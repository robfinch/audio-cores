==> flow/design.v <==
`timescale 1ns / 1ps
module PSGFilter(rst, clk, cnt, wr, adr, din, i, o);
parameter pTaps = 16;
input rst;
input clk;
input [7:0] cnt;
input wr;
input [3:0] adr;
input [12:0] din;
input [14:0] i;
output [14:0] o;
reg [14:0] o;
reg [30:0] acc;                  
reg [14:0] tap [0:pTaps-1];      
integer n;
reg [11:0] coeff [0:pTaps-1];    
reg [pTaps-1:0] sgn;             
initial begin
	for (n = 0; n < pTaps; n = n + 1)
	begin
		coeff[n] <= 0;
		sgn[n] <= 0;
	end
end
always @(posedge clk)
    if (wr) begin
        coeff[adr] <= din[11:0];
        sgn[adr] <= din[12];
    end
always @(posedge clk)
    if (cnt==8'd0) begin
        tap[0] <= i;
        for (n = 1; n < pTaps; n = n + 1)
        	tap[n] <= tap[n-1];
    end
wire [26:0] mult = coeff[cnt[3:0]] * tap[cnt[3:0]];
always @(posedge clk)
    if (rst)
        acc <= 0;
    else if (cnt==8'd0)
        acc <= sgn[cnt[3:0]] ? 0 - mult : 0 + mult;
    else if (cnt < pTaps)
        acc <= sgn[cnt[3:0]] ? acc - mult : acc + mult;
always @(posedge clk)
    if (rst)
        o <= 0;
    else if (cnt==8'd0)
        o <= acc[30:16];
endmodule
---- Reports on PSGFilter ----
The steps from the RTL of PSGFilter to its reports follow in flow order.
Lines are those of the file above, counted from 1.
Operators carry their Yosys type and port widths (W data, S select, Z words).
Cell names lack the library's common part.
Not given: n/a
design
  top module .............................. PSGFilter
  clock port .............................. clk
  standard-cell library ................... sky130hd
  corner .................................. tt_025C_1v80

---- Elaborated design ----
Counts by Yosys on the flattened word-level netlist (proc, flatten, opt, wreduce). Print and check cells are left out. Cells with the same type and inputs are merged into one.
Yosys's memory passes give these memory sizes; they may raise the number of words (mostly to a power of two), join words into wider ones and drop unused or constant bits.
operators by class
  div/mod/pow operators ................... 0
  multipliers ............................. 1
  shifts and indexed selects .............. 3
  eq/ne operators ......................... 15
  reduce/logical cells .................... 3
  muxes and demuxes ....................... 8
  magnitude comparators ................... 1
  bitwise gates (word level) .............. 3
  add/sub/neg operators ................... 4
operators with widths
  kind                      count
  $mul A12 B15 Y27          1
  $pmux W15 S16             1
  $mux W31                  4
  $eq A4 B4 Y1 const B      8
  $add A31 B27 Y31          1
  $sub A31 B27 Y31          1
  $sub A1 B27 Y28 const A   1
  $shift A1 B5 Y16          1
  $shift A1 B5 Y16 const A  1
  $and A16 B16 Y16          1
  $or A16 B16 Y16           1
  $shiftx A16 B4 Y1         1
  $not A16 Y16              1
  $eq A4 B3 Y1 const B      4
  $mux W12                  1
  $eq A4 B2 Y1 const B      2
  $lt A8 B5 Y1 const B      1
  $logic_not A8 Y1          1
  $neg A4 Y5                1
  $eq A4 B1 Y1 const B      1
  $logic_not A4 Y1          1
  $mux W4                   1
  $reduce_bool A2 Y1        1
  $mux W1                   1
word-level totals
  input bits .............................. 43
  memories ................................ 1
  memory bits (read-only) ................. 0
  RAM bits ................................ 192
  word width x clocked read ports ......... 0
  register bits after elaboration ......... 302
  bits in latches ......................... 0
memories
  name   words  bits a word  read ports  wr ports  line  RTL
  coeff  16     12           1           1         16    reg [11:0] coeff [0:pTaps-1];

---- Depth ----
Longest topological path by Yosys (ltp), each cell counted once; first at word level (registers and memories cut), then after technology mapping (sequential cells cut; the memories' decode and read muxes count).
depth
  word-level depth ........................ 7
  ABC_AREA ................................ 0
  mapped depth ............................ 44

---- Synthesis result ----
Source: synth_stat.txt of the flow (Yosys; design flattened, memories mapped). It holds for the ABC_AREA given above (unset counts as 0); a run with the other value may have another netlist.
synthesis totals
  flip-flops .............................. 494
  buffers ................................. 105
  mapped area ............................. 27279.9 µm²
  mapped cells ............................ 2171
  area of sequential cells ................ 14373.8 µm²
cells by type
  cell      count  area in all (µm²)
  edfxtp_1  448    1.35E+04
  fa_1      131    2.62E+03
  mux4_2    62     1.4E+03
  ha_1      101    1.26E+03
  nand2_1   250    938.4
  dfxtp_1   46     920.883
  inv_1     189    709.43
  xnor2_1   62     543.021
  a22oi_1   70     525.504
  a21oi_1   100    500.48
  and2_1    68     425.408
  nor2_1    95     356.592
  clkbuf_1  83     311.549
  o21ai_0   61     305.293
  xor2_1    34     297.786
  nand3_1   37     185.178
  nor3_1    36     180.173
  o211ai_1  20     150.144
Not listed: further types 64, cells in them 278.

---- Timing after synthesis ----
Path of least setup slack by OpenSTA after synthesis, without wires, with an ideal clock, recovery checks aside; 20% of the period is set as input and as output delay. Where synthesis merged equal registers, the netlist keeps one of their names.
path after synthesis
  path kind ............................... input port to flip-flop
  start ................................... input cnt[0]
  end ..................................... register acc[30]
  clock period ............................ 15.9 ns
  setup slack ............................. 2.949 ns
  required time ........................... 15.778 ns
  data arrival time ....................... 12.829 ns
  input delay ............................. 3.180 ns
  path delay .............................. 9.771 ns
  stages on the path ...................... 37
  launch time at the first pin ............ 3.180 ns
  synthesis period reached ................ 12.951 ns
"path delay" = arrival - input delay + setup time.
"stages on the path": output pins that drive a net of the path, with the launching flip-flop's if there is one; two outputs of one cell count as two.
"synthesis period reached" = period - worst setup slack (recovery checks aside). The figure is calculated, with input and output delays left at 20% of the set period.
The rows between start and end are the longest chain of elaborated cells between them; the timing report does not say that the signal goes this way. Where chains are equally long, one stands for them.
Each line given opens the expression or statement behind the cell; cells for indexed reads and writes are added by Yosys, which also makes memories of some case tables.
At most two assigning lines are given for a register; there are more.
between the ends, after synthesis
  cells stage by stage .................... buf_6 -> buf_2 -> buf_1 -> buf_1 -> mux4_2 -> mux4_2 -> clkbuf_1 -> and2_1 -> fa_1 -> fa_1 -> fa_1 -> fa_1 -> inv_1 -> fa_1 -> inv_1 -> ha_1 -> buf_2 -> a21oi_1 -> a31oi_1 -> nor3_1 -> and4bb_2 -> and3b_2 -> and2_1 -> and3_1 -> nor2_1 -> xnor2_1 -> ha_1 -> a21oi_1 -> o21ai_0 -> o21ai_0 -> a31oi_1 -> o2111a_1 -> o21ai_0 -> a21boi_0 -> o41ai_1 -> xnor2_1 -> o311a_1
  length of the longest elaborated chain .. 7
ends and longest elaborated chain, after synthesis
  item              line  RTL
  start, declared   6     input [7:0] cnt;
  $eq A4 B4 Y1      36    wire [26:0] mult = coeff[cnt[3:0]] * tap[cnt[3:0]];
  $pmux W15 S16     36
  $mul A12 B15 Y27  36
  $add A31 B27 Y31  43    acc <= sgn[cnt[3:0]] ? acc - mult : acc + mult;
  $mux W31          43
  $mux W31          42    else if (cnt < pTaps)
  $mux W31          40    else if (cnt==8'd0)
  end, assigned     41    acc <= sgn[cnt[3:0]] ? 0 - mult : 0 + mult;
  end, assigned     43
  end, declared     13    reg [30:0] acc;

---- Path in the finished layout ----
From the final timing report of record 1: the path of least setup slack in the routed layout; clock arrival at registers is part of the times.
path post-layout
  path kind ............................... input port to flip-flop
  start ................................... input cnt[0]
  end ..................................... register acc[30]
  setup slack ............................. 3.71 ns
  input delay ............................. 3.60 ns
  clock period ............................ 18.0 ns
  launch time at the first pin ............ 3.60 ns
  stages on the path ...................... 36
  required time ........................... 18.45 ns
  data arrival time ....................... 14.74 ns
The rows between start and end are the longest chain of elaborated cells between them; the timing report does not say that the signal goes this way. Where chains are equally long, one stands for them.
At most two assigning lines are given for a register; there are more.
between the ends, post-layout
  cells stage by stage .................... buf_4 -> buf_4 -> nand2_1 -> nor3_4 -> a22o_1 -> a221oi_1 -> nand3_1 -> o22a_1 -> nand2_1 -> fa_1 -> inv_1 -> fa_1 -> fa_1 -> fa_1 -> inv_1 -> fa_1 -> inv_1 -> ha_1 -> nand4_1 -> or4_1 -> a2111oi_2 -> nor2_1 -> xnor2_1 -> or4b_4 -> nand2_1 -> xnor2_1 -> ha_1 -> nor2b_1 -> o21ai_0 -> nand2b_1 -> o21ai_0 -> a21boi_0 -> o41ai_1 -> xnor2_1 -> nand4_1 -> o311a_1
  length of the longest elaborated chain .. 7
ends and longest elaborated chain, post-layout
  item              line  RTL
  start, declared   6     input [7:0] cnt;
  $eq A4 B4 Y1      36    wire [26:0] mult = coeff[cnt[3:0]] * tap[cnt[3:0]];
  $pmux W15 S16     36
  $mul A12 B15 Y27  36
  $add A31 B27 Y31  43    acc <= sgn[cnt[3:0]] ? acc - mult : acc + mult;
  $mux W31          43
  $mux W31          42    else if (cnt < pTaps)
  $mux W31          40    else if (cnt==8'd0)
  end, assigned     41    acc <= sgn[cnt[3:0]] ? 0 - mult : 0 + mult;
  end, assigned     43
  end, declared     13    reg [30:0] acc;

Subject: flow runs of PSGFilter

Hi,

Settings and measured results of 2 stored flow runs for module PSGFilter (sky130hd), not sorted in any way. The constraints put input and output delay at 20% of the set period each and load the outputs with 0.01 pF.
"achieved clock period (ns)" = clock period - worst setup slack. The figure is calculated, with input and output delays left at 20% of the set period.
"worst setup path time (ns)" = time allowed to the worst setup path (clock period - input delay - output delay, where it has them) - its slack; a late launch clock adds to it, a late capture clock takes from it.

Flow files of record 1
==> flow/run.sh <==
#!/bin/bash
# the make line also repeats the synthesis and layout settings of config.mk as NAME=value (left out here)
make -C /OpenROAD-flow-scripts/flow DESIGN_CONFIG=/design/flow/config.mk WORK_HOME=/design/flow/orfs CLKGATE_MAP_FILE= finish
==> flow/config.mk <==
export PLATFORM = sky130hd
export DESIGN_NAME = PSGFilter
export DESIGN_NICKNAME = PSGFilter
export VERILOG_FILES = /design/flow/design.v
export SDC_FILE = /design/flow/constraint.sdc
export NUM_CORES = 4
export LEC_CHECK = 0
export ABC_AREA = 0
export CAP_MARGIN = 30
export CORE_MARGIN = 2
export CORE_UTILIZATION = 16
export MIN_ROUTING_LAYER = met1
export SETUP_SLACK_MARGIN = 0.27
export SLEW_MARGIN = 20
==> flow/constraint.sdc <==
create_clock -name core_clock -period 18.0 [get_ports {clk}]
set_input_delay 3.6000 -clock core_clock [delete_from_list [all_inputs] [get_ports {clk}]]
set_output_delay 3.6000 -clock core_clock [all_outputs]
set_load 0.01 [all_outputs]

report of record 1
yosys chip area after synthesis (um^2): 27279.9
finish__design__die__area: 173818.0
finish__design__instance__area__stdcell: 32132.1
finish__design__instance__utilization: 0.1898
finish__timing__setup__ws: 3.706
finish__timing__setup__tns: 0.000
finish__timing__hold__ws: 0.436
achieved clock period (ns): 14.294
worst setup path time (ns): 10.69
worst setup path kind: input port to flip-flop

Flow files of record 2
==> flow/run.sh <==
#!/bin/bash
# the make line also repeats the synthesis and layout settings of config.mk as NAME=value (left out here)
make -C /OpenROAD-flow-scripts/flow DESIGN_CONFIG=/design/flow/config.mk WORK_HOME=/design/flow/orfs CLKGATE_MAP_FILE= finish
==> flow/config.mk <==
export PLATFORM = sky130hd
export DESIGN_NAME = PSGFilter
export DESIGN_NICKNAME = PSGFilter
export VERILOG_FILES = /design/flow/design.v
export SDC_FILE = /design/flow/constraint.sdc
export NUM_CORES = 4
export LEC_CHECK = 0
export CAP_MARGIN = 0
export CELL_PAD_IN_SITES_GLOBAL_PLACEMENT = 0
export CORE_ASPECT_RATIO = 1.93
export CORE_MARGIN = 8
export CORE_UTILIZATION = 27
export GPL_TIMING_DRIVEN = 0
export MIN_ROUTING_LAYER = met1
export SLEW_MARGIN = 15
export TNS_END_PERCENT = 10
==> flow/constraint.sdc <==
create_clock -name core_clock -period 17.0 [get_ports {clk}]
set_input_delay 3.4000 -clock core_clock [delete_from_list [all_inputs] [get_ports {clk}]]
set_output_delay 3.4000 -clock core_clock [all_outputs]
set_load 0.01 [all_outputs]

report of record 2
yosys chip area after synthesis (um^2): 27279.9
finish__design__die__area: 112018.0
finish__design__instance__area__stdcell: 31295.0
finish__design__instance__utilization: 0.3113
finish__timing__setup__ws: 1.469
finish__timing__setup__tns: 0.000
finish__timing__hold__ws: 0.450
achieved clock period (ns): 15.531
worst setup path time (ns): 12.13
worst setup path kind: input port to flip-flop

Regards
