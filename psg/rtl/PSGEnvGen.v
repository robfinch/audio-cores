==> flow/design.v <==
module PSGEnvGen(rst, clk, cnt,
	gate,
	attack0, attack1, attack2, attack3,
	decay0, decay1, decay2, decay3,
	sustain0, sustain1, sustain2, sustain3,
	relese0, relese1, relese2, relese3,
	o);
	parameter pChannels = 4;
	parameter pPrescalerBits = 8;
	input rst;							 
	input clk;							 
	input [pPrescalerBits-1:0] cnt;		 
	input [15:0] attack0;
	input [15:0] attack1;
	input [15:0] attack2;
	input [15:0] attack3;
	input [11:0] decay0;
	input [11:0] decay1;
	input [11:0] decay2;
	input [11:0] decay3;
	input [7:0] sustain0;
	input [7:0] sustain1;
	input [7:0] sustain2;
	input [7:0] sustain3;
	input [11:0] relese0;
	input [11:0] relese1;
	input [11:0] relese2;
	input [11:0] relese3;
	input [3:0] gate;
	output [7:0] o;
	reg [7:0] sustain;
	reg [15:0] attack;
	reg [17:0] decay;
	reg [17:0] relese;
	reg [7:0] envCtr [3:0];
	reg [7:0] envCtr2 [3:0];
	reg [7:0] iv [3:0];			 
	reg [2:0] icnt [3:0];		 
	reg [19:0] envDvn [3:0];
	reg [2:0] envState [3:0];
	reg [2:0] envStateNxt;
	reg [15:0] envStepPeriod;	 
	reg [7:0] envCtrx;
	reg [19:0] envDvnx;
	wire [15:0] attack_x;
	wire [11:0] decay_x;
	wire [7:0] sustain_x;
	wire [11:0] relese_x;
	integer n;
    wire [1:0] sel = cnt[1:0];
	mux4to1 #(16) u1 (
		.e(1'b1),
		.s(sel),
		.i0(attack0),
		.i1(attack1),
		.i2(attack2),
		.i3(attack3),
		.z(attack_x)
	);
	mux4to1 #(12) u2 (
		.e(1'b1),
		.s(sel),
		.i0(decay0),
		.i1(decay1),
		.i2(decay2),
		.i3(decay3),
		.z(decay_x)
	);
	mux4to1 #(8) u3 (
		.e(1'b1),
		.s(sel),
		.i0(sustain0),
		.i1(sustain1),
		.i2(sustain2),
		.i3(sustain3),
		.z(sustain_x)
	);
	mux4to1 #(12) u4 (
		.e(1'b1),
		.s(sel),
		.i0(relese0),
		.i1(relese1),
		.i2(relese2),
		.i3(relese3),
		.z(relese_x)
	);
	always @(attack_x)
		attack <= attack_x;
	always @(decay_x)
		decay <= decay_x;
	always @(sustain_x)
		sustain <= sustain_x;
	always @(relese_x)
		relese <= relese_x;
	always @(sel)
		envCtrx <= envCtr[sel];
	always @(sel)
		envDvnx <= envDvn[sel];
	always @(sel or gate or sustain)
	begin
		case (envState[sel])
		0:
			if (gate[sel])
				envStateNxt <= 1;
			else
				envStateNxt <= 0;
		1:
			if (envCtrx==8'hFE) begin
				if (sustain==8'hFF)
					envStateNxt <= 3;
				else
					envStateNxt <= 2;
			end
			else
				envStateNxt <= 1;
		2:
			if (envCtrx==sustain)
				envStateNxt <= 3;
			else
				envStateNxt <= 2;
		3:
			if (~gate[sel])
				envStateNxt <= 4;
			else
				envStateNxt <= 3;
		4: begin
			if (envCtrx==8'h00)
				envStateNxt <= 0;
			else if (gate[sel])
				envStateNxt <= 3;
			else
				envStateNxt <= 4;
			end
		default:
			envStateNxt <= 0;
		endcase
	end
	always @(posedge clk)
		if (rst) begin
		    for (n = 0; n < pChannels; n = n + 1)
		        envState[n] <= 0;
		end
		else if (cnt < pChannels)
			envState[sel] <= envStateNxt;
	always @(posedge clk)
		if (rst) begin
		    for (n = 0; n < pChannels; n = n + 1) begin
		        envCtr[n] <= 0;
		        envCtr2[n] <= 0;
		        icnt[n] <= 0;
		        iv[n] <= 0;
		    end
		end
		else if (cnt < pChannels) begin
			case (envState[sel])
			0:
				begin
				envCtr[sel] <= 0;
				envCtr2[sel] <= 0;
				icnt[sel] <= 0;
				iv[sel] <= 0;
				end
			3:
				begin
				envCtr2[sel] <= 0;
				icnt[sel] <= 0;
				iv[sel] <= sustain >> 3;
				end
			1:
				begin
				icnt[sel] <= 0;
				iv[sel] <= (8'hff - sustain) >> 3;
				if (envDvnx==20'h0) begin
					envCtr2[sel] <= 0;
					envCtr[sel] <= envCtrx + 1;
				end
				end
			2,
			4:
				if (envDvnx==20'h0) begin
					envCtr[sel] <= envCtrx - 1;
					if (envCtr2[sel]==iv[sel]) begin
						envCtr2[sel] <= 0;
						if (icnt[sel] < 3'd7)
							icnt[sel] <= icnt[sel] + 1;
					end
					else
						envCtr2[sel] <= envCtr2[sel] + 1;
				end
			endcase
		end
	always @(sel or attack or decay or relese)
	begin
		case(envState[sel])
		1:	envStepPeriod <= attack;
		2:		envStepPeriod <= decay;
		4:	envStepPeriod <= relese;
		default:		envStepPeriod <= 16'h0;
		endcase
	end
	wire [19:0] envStepPeriod1 = {4'b0,envStepPeriod} << icnt[sel];
	always @(posedge clk)
		if (rst) begin
			for (n = 0; n < pChannels; n = n + 1)
				envDvn[n] <= 0;
		end
		else if (cnt < pChannels) begin
			if (envDvnx==20'h0)
				envDvn[sel] <= envStepPeriod1;
			else
				envDvn[sel] <= envDvnx - 1;
		end
	assign o = envCtrx;
endmodule
module mux4to1(e, s, i0, i1, i2, i3, z);
parameter WID=4;
input e;
input [1:0] s;
input [WID:1] i0;
input [WID:1] i1;
input [WID:1] i2;
input [WID:1] i3;
output [WID:1] z;
reg [WID:1] z;
always @(e or s or i0 or i1 or i2 or i3)
	if (!e)
		z <= {WID{1'b0}};
	else begin
		case(s)
		2'b00:	z <= i0;
		2'b01:	z <= i1;
		2'b10:	z <= i2;
		2'b11:	z <= i3;
		endcase
	end
endmodule
======== Step by step through the tools: PSGEnvGen ========
Tool output for the design above, in the order of the flow.
Lines are those of the file above, counted from 1.
Operators: Yosys type, input widths -> output width; for muxes data width and select width s.
Not given: n/a
set-up
  top ..................................... PSGEnvGen
  clock input ............................. clk
  cell library ............................ sky130hd
  library corner .......................... tt_025C_1v80

======== Word-level counts ========
Counts by Yosys on the flattened word-level netlist (proc, flatten, opt, wreduce; memories kept). Register bits leave out memories and registers merged into their read ports (data or address); mux counts leave out enables and synchronous resets folded into registers. Print and check cells are left out.
Memory sizes are those after Yosys's memory passes, which may raise the word count (mostly to a power of two), join words into wider ones and drop unused or constant bits.
operators by class
  multiplexer cells ....................... 117
  reduce/logical cells .................... 11
  order comparisons ....................... 2
  equality and inequality tests ........... 11
  bitwise gates (word level) .............. 12
  shift operators ......................... 2
  multiply operators ...................... 0
  add/sub/neg operators ................... 6
  divide/modulo/power cells ............... 0
operators by type and width
  operator               number
  $mux 8                 30
  $mux 20                8
  $pmux 12 s4            2
  $pmux 16 s4            1
  $mux 1                 49
  $pmux 16 s3            1
  $mux 3                 15
  $pmux 8 s4             1
  $reduce_or 8->1        3
  $shl 16x3->20          1
  $sub 20x1->20 const B  1
  $logic_not 20->1       1
  $reduce_or 20->1       1
  $mux 2                 9
  $add 8x1->8 const B    2
  $eq 8x8->1             2
  $eq 8x8->1 const B     2
  $pmux 3 s5             1
  $or 1x1->1             12
  $sub 8x1->8 const B    1
  $lt 8x3->1 const B     1
  $sub 8x8->8 const A    1
  $logic_not 8->1        1
  $eq 3x2->1 const B     2
  $reduce_or 3->1        2
  $eq 2x2->1 const B     2
  $shiftx 4x2->1         1
  $add 3x1->3 const B    1
Not listed: further kinds 7, cells in them 7.
bit counts
  word-level cells ........................ 167
  output and inout port bits .............. 8
  memories kept ........................... 6
  bits in latches ......................... 0
  bits in read-only memories .............. 0
  RAM bits ................................ 200
  register bits ........................... 0
  input port bits ......................... 206
memory list
  memory    words  bits a word  RTL line  source
  envDvn    4      20           39        reg [19:0] envDvn [3:0];
  envCtr    4      8            35        reg [7:0] envCtr [3:0];
  envCtr2   4      8            36        reg [7:0] envCtr2 [3:0];
  iv        4      8            37        reg [7:0] iv [3:0];
  envState  4      3            40        reg [2:0] envState [3:0];
  icnt      4      3            38        reg [2:0] icnt [3:0];

======== Longest topological paths ========
Depth = most cells in a row (Yosys ltp): at word level without a register or memory, in the mapped netlist without a sequential cell, where the memories' decode and read muxes count.
logic depth
  word-level depth ........................ 10
  ABC_AREA ................................ 0
  depth in mapped cells ................... 16

======== After synthesis ========
The flow's flattened synthesis, as Yosys stat reports it; memories are mapped. The netlist is that of the ABC_AREA named above (0 if unset); the other value can give another one.
The area totals of this step are shown rounded.
cells by type
  cell                       number
  sky130_fd_sc_hd__edfxtp_1  188
  sky130_fd_sc_hd__mux4_2    93
  sky130_fd_sc_hd__nor2_1    156
  sky130_fd_sc_hd__nor4bb_1  30
  sky130_fd_sc_hd__nor3_1    51
  sky130_fd_sc_hd__xnor2_1   24
  sky130_fd_sc_hd__a211oi_1  25
  sky130_fd_sc_hd__clkbuf_1  44
  sky130_fd_sc_hd__xor2_1    17
  sky130_fd_sc_hd__inv_1     39
  sky130_fd_sc_hd__nand2_1   39
  sky130_fd_sc_hd__mux2i_1   14
  sky130_fd_sc_hd__o21ai_0   27
  sky130_fd_sc_hd__buf_2     21
  sky130_fd_sc_hd__ha_1      8
  sky130_fd_sc_hd__nor4_1    15
  sky130_fd_sc_hd__or3_1     12
  sky130_fd_sc_hd__a211o_1   8
Other cell types: 48; their cells: 172.
mapped netlist
  standard cells after synthesis .......... 983
  flip-flops .............................. 188
  mapped area ............................. 11870 sq um
By module: a second synthesis without flattening, with its own total; a netlist apart from the flattened one above.
unflattened totals
  cells (unflattened synthesis) ........... 1131
  area total of the unflattened synthesis .. 12650 sq um
Rows give one instance, submodules left out.
modules
  module            cells  seq. area (sq um)  area (sq um)  times used
  PSGEnvGen         959    5645               11110         1
  mux4to1 (WID=12)  43     0.0                380.4         2
  mux4to1 (WID=16)  57     0.0                524.3         1
  mux4to1 (WID=8)   29     0.0                255.2         1

======== Worst setup path after synthesis ========
Source: OpenSTA report_checks on the synthesized netlist (no wires, ideal clock, input and output delay 20% of the period each), path of least setup slack; recovery checks are left aside. Register names are those of the netlist, which keeps one name where synthesis merged equal registers.
timing post-synthesis
  path type ............................... in2reg
  start point ............................. input port cnt[0]
  end point ............................... memory envDvn[1][0]
  setup time .............................. 0.435 ns
  delay of the path ....................... 3.970 ns
  data arrival time ....................... 4.741 ns
  buffers on the path ..................... 9
  clock period ............................ 6.03 ns
  stages .................................. 11
  input delay ............................. 1.206 ns
  setup slack ............................. 0.854 ns
  synthesis period reached ................ 5.176 ns
"delay of the path" is the arrival time less input delay plus setup time.
"stages": output pins that drive a net of the path, with the launching flip-flop's if there is one; two outputs of one cell count as two.
"synthesis period reached" is the clock period less the worst setup slack; recovery checks do not enter. This is arithmetic on one report: input and output delays are still those of the set period (20% each).
The rows between start and end are the longest chain of elaborated cells between them; the timing report does not say that the signal goes this way. Where chains are equally long, one stands for them.
Each line given opens the expression or statement behind the cell; cells for indexed reads and writes are added by Yosys, which also makes memories of some case tables.
The chain passes a memory read, where the word-level depth is cut; so it can be longer than that depth.
The path ends at the enable pin of a flip-flop; only ways to that pin are counted.
between the ends, post-synthesis
  cell sequence ........................... sky130_fd_sc_hd__buf_6 sky130_fd_sc_hd__buf_8 sky130_fd_sc_hd__buf_6 sky130_fd_sc_hd__buf_6 sky130_fd_sc_hd__buf_4 sky130_fd_sc_hd__buf_4 sky130_fd_sc_hd__buf_2 sky130_fd_sc_hd__buf_2 sky130_fd_sc_hd__nand2b_1 sky130_fd_sc_hd__buf_1 sky130_fd_sc_hd__o21ai_0
  cells in the longest elaborated chain ... 8
  elaborated cells between the ends (all ways) .. 13
  those cells by class .................... compare: 1; mux: 8; logic: 1; reduce/logical: 2; memory: 1
ends and longest elaborated chain, post-synthesis
  item                RTL line  source
  start: declaration  12        input [pPrescalerBits-1:0] cnt;
  $mem_v2 4x20        39        reg [19:0] envDvn [3:0];
  $logic_not 20->1    208       if (envDvnx==20'h0)
  $mux 1              208
  $mux 1              207       else if (cnt < pChannels) begin
  $mux 1              203       if (rst) begin
  $or 1x1->1          n/a
  $reduce_or 20->1    n/a
  $mux 2              n/a
  end: declaration    39

======== Timing after layout ========
From the final timing report of run 1: the path of least setup slack in the routed layout; clock arrival at registers is part of the times.
timing after layout
  path type ............................... in2reg
  start point ............................. input port cnt[0]
  end point ............................... memory icnt[3][0]
  input delay ............................. 1.41 ns
  buffers on the path ..................... 2
  setup slack ............................. 1.91 ns
  stages .................................. 9
  clock period ............................ 7.05 ns
  setup time .............................. 0.36 ns
  data arrival time ....................... 5.21 ns
The rows between start and end are the longest chain of elaborated cells between them; the timing report does not say that the signal goes this way. Where chains are equally long, one stands for them.
The chain passes a memory read, where the word-level depth is cut; so it can be longer than that depth.
The path ends at the enable pin of a flip-flop; only ways to that pin are counted.
between the ends, after layout
  cell sequence ........................... sky130_fd_sc_hd__buf_6 sky130_fd_sc_hd__mux4_2 sky130_fd_sc_hd__or4_1 sky130_fd_sc_hd__or2_1 sky130_fd_sc_hd__nor3_4 sky130_fd_sc_hd__buf_4 sky130_fd_sc_hd__nor4b_4 sky130_fd_sc_hd__or3b_1 sky130_fd_sc_hd__a21boi_0
  cells in the longest elaborated chain ... 11
  elaborated cells between the ends (all ways) .. 36
  those cells by class .................... compare: 2; eq/ne: 5; mux: 17; logic: 3; reduce/logical: 4; memory: 5
ends and longest elaborated chain, after layout
  item                RTL line  source
  start: declaration  12        input [pPrescalerBits-1:0] cnt;
  $mem_v2 4x3         38        reg [2:0] icnt [3:0];
  $lt 3x3->1          184       if (icnt[sel] < 3'd7)
  $mux 1              184
  $mux 1              182       if (envCtr2[sel]==iv[sel]) begin
  $mux 1              180       if (envDvnx==20'h0) begin
  $mux 1              155       case (envState[sel])
  $mux 1              154       else if (cnt < pChannels) begin
  $mux 1              146       if (rst) begin
  $or 1x1->1          n/a
  $reduce_or 3->1     n/a
  $mux 2              n/a
  end: declaration    38

==> results <==
Flow measurements of PSGEnvGen on sky130hd: 2 stored runs with different settings, listed in no order. Input and output delays are each 20% of the period that was set; the output load is 0.01 pF.
"reached clock period": clock period set for the run, less the worst setup slack. It is reckoned from that one timing run; input and output delays stay at 20% of the period that was set.
"worst setup path time" is the time allowed to the run's worst setup path (the clock period less input and output delay, where it has them) less its slack. Clock arrival times count: a late capture clock shortens it, a late launch clock lengthens it.
By "power consumption" is meant OpenSTA's value without simulated activity: inputs other than the clock are taken to toggle once in ten clock periods, and the tool carries that through the logic.
Values from the reports are rounded here.

---- run 1 ----
settings
  period_ns = 7.05
  CORE_UTILIZATION = 54
  PLACE_DENSITY_LB_ADDON = 0.14
  HOLD_SLACK_MARGIN = 0.1
  CORE_MARGIN = 9
  MAX_ROUTING_LAYER = met5
  CAP_MARGIN = 20
  SLEW_MARGIN = 20
results
  standard-cell area of the final layout .. 14740 sq um
  reached clock period .................... 5.139 ns
  total negative slack .................... 0.000 ns
  worst setup slack after layout .......... 1.911 ns
  area inside the die boundary ............ 27650 sq um
  power consumption ....................... 2.850 mW
  worst setup path time ................... 3.73 ns
  critical path type ...................... in2reg
  mapped cell area after synthesis ........ 11870 sq um
  worst hold slack in the final report .... 0.886 ns

---- run 2 ----
settings
  period_ns = 4.83
  CORE_UTILIZATION = 56
  SETUP_SLACK_MARGIN = 0.37
  PLACE_DENSITY_LB_ADDON = 0.05
  CORE_ASPECT_RATIO = 1.12
  TNS_END_PERCENT = 100
  GPL_TIMING_DRIVEN = 0
  CAP_MARGIN = 0
  CORE_MARGIN = 2
  SLEW_MARGIN = 20
results
  standard-cell area of the final layout .. 15370 sq um
  reached clock period .................... 4.372 ns
  total negative slack .................... 0.000 ns
  worst setup slack after layout .......... 0.458 ns
  area inside the die boundary ............ 22380 sq um
  power consumption ....................... 4.272 mW
  worst setup path time ................... 2.44 ns
  critical path type ...................... in2out
  mapped cell area after synthesis ........ 11870 sq um
  worst hold slack in the final report .... 0.924 ns
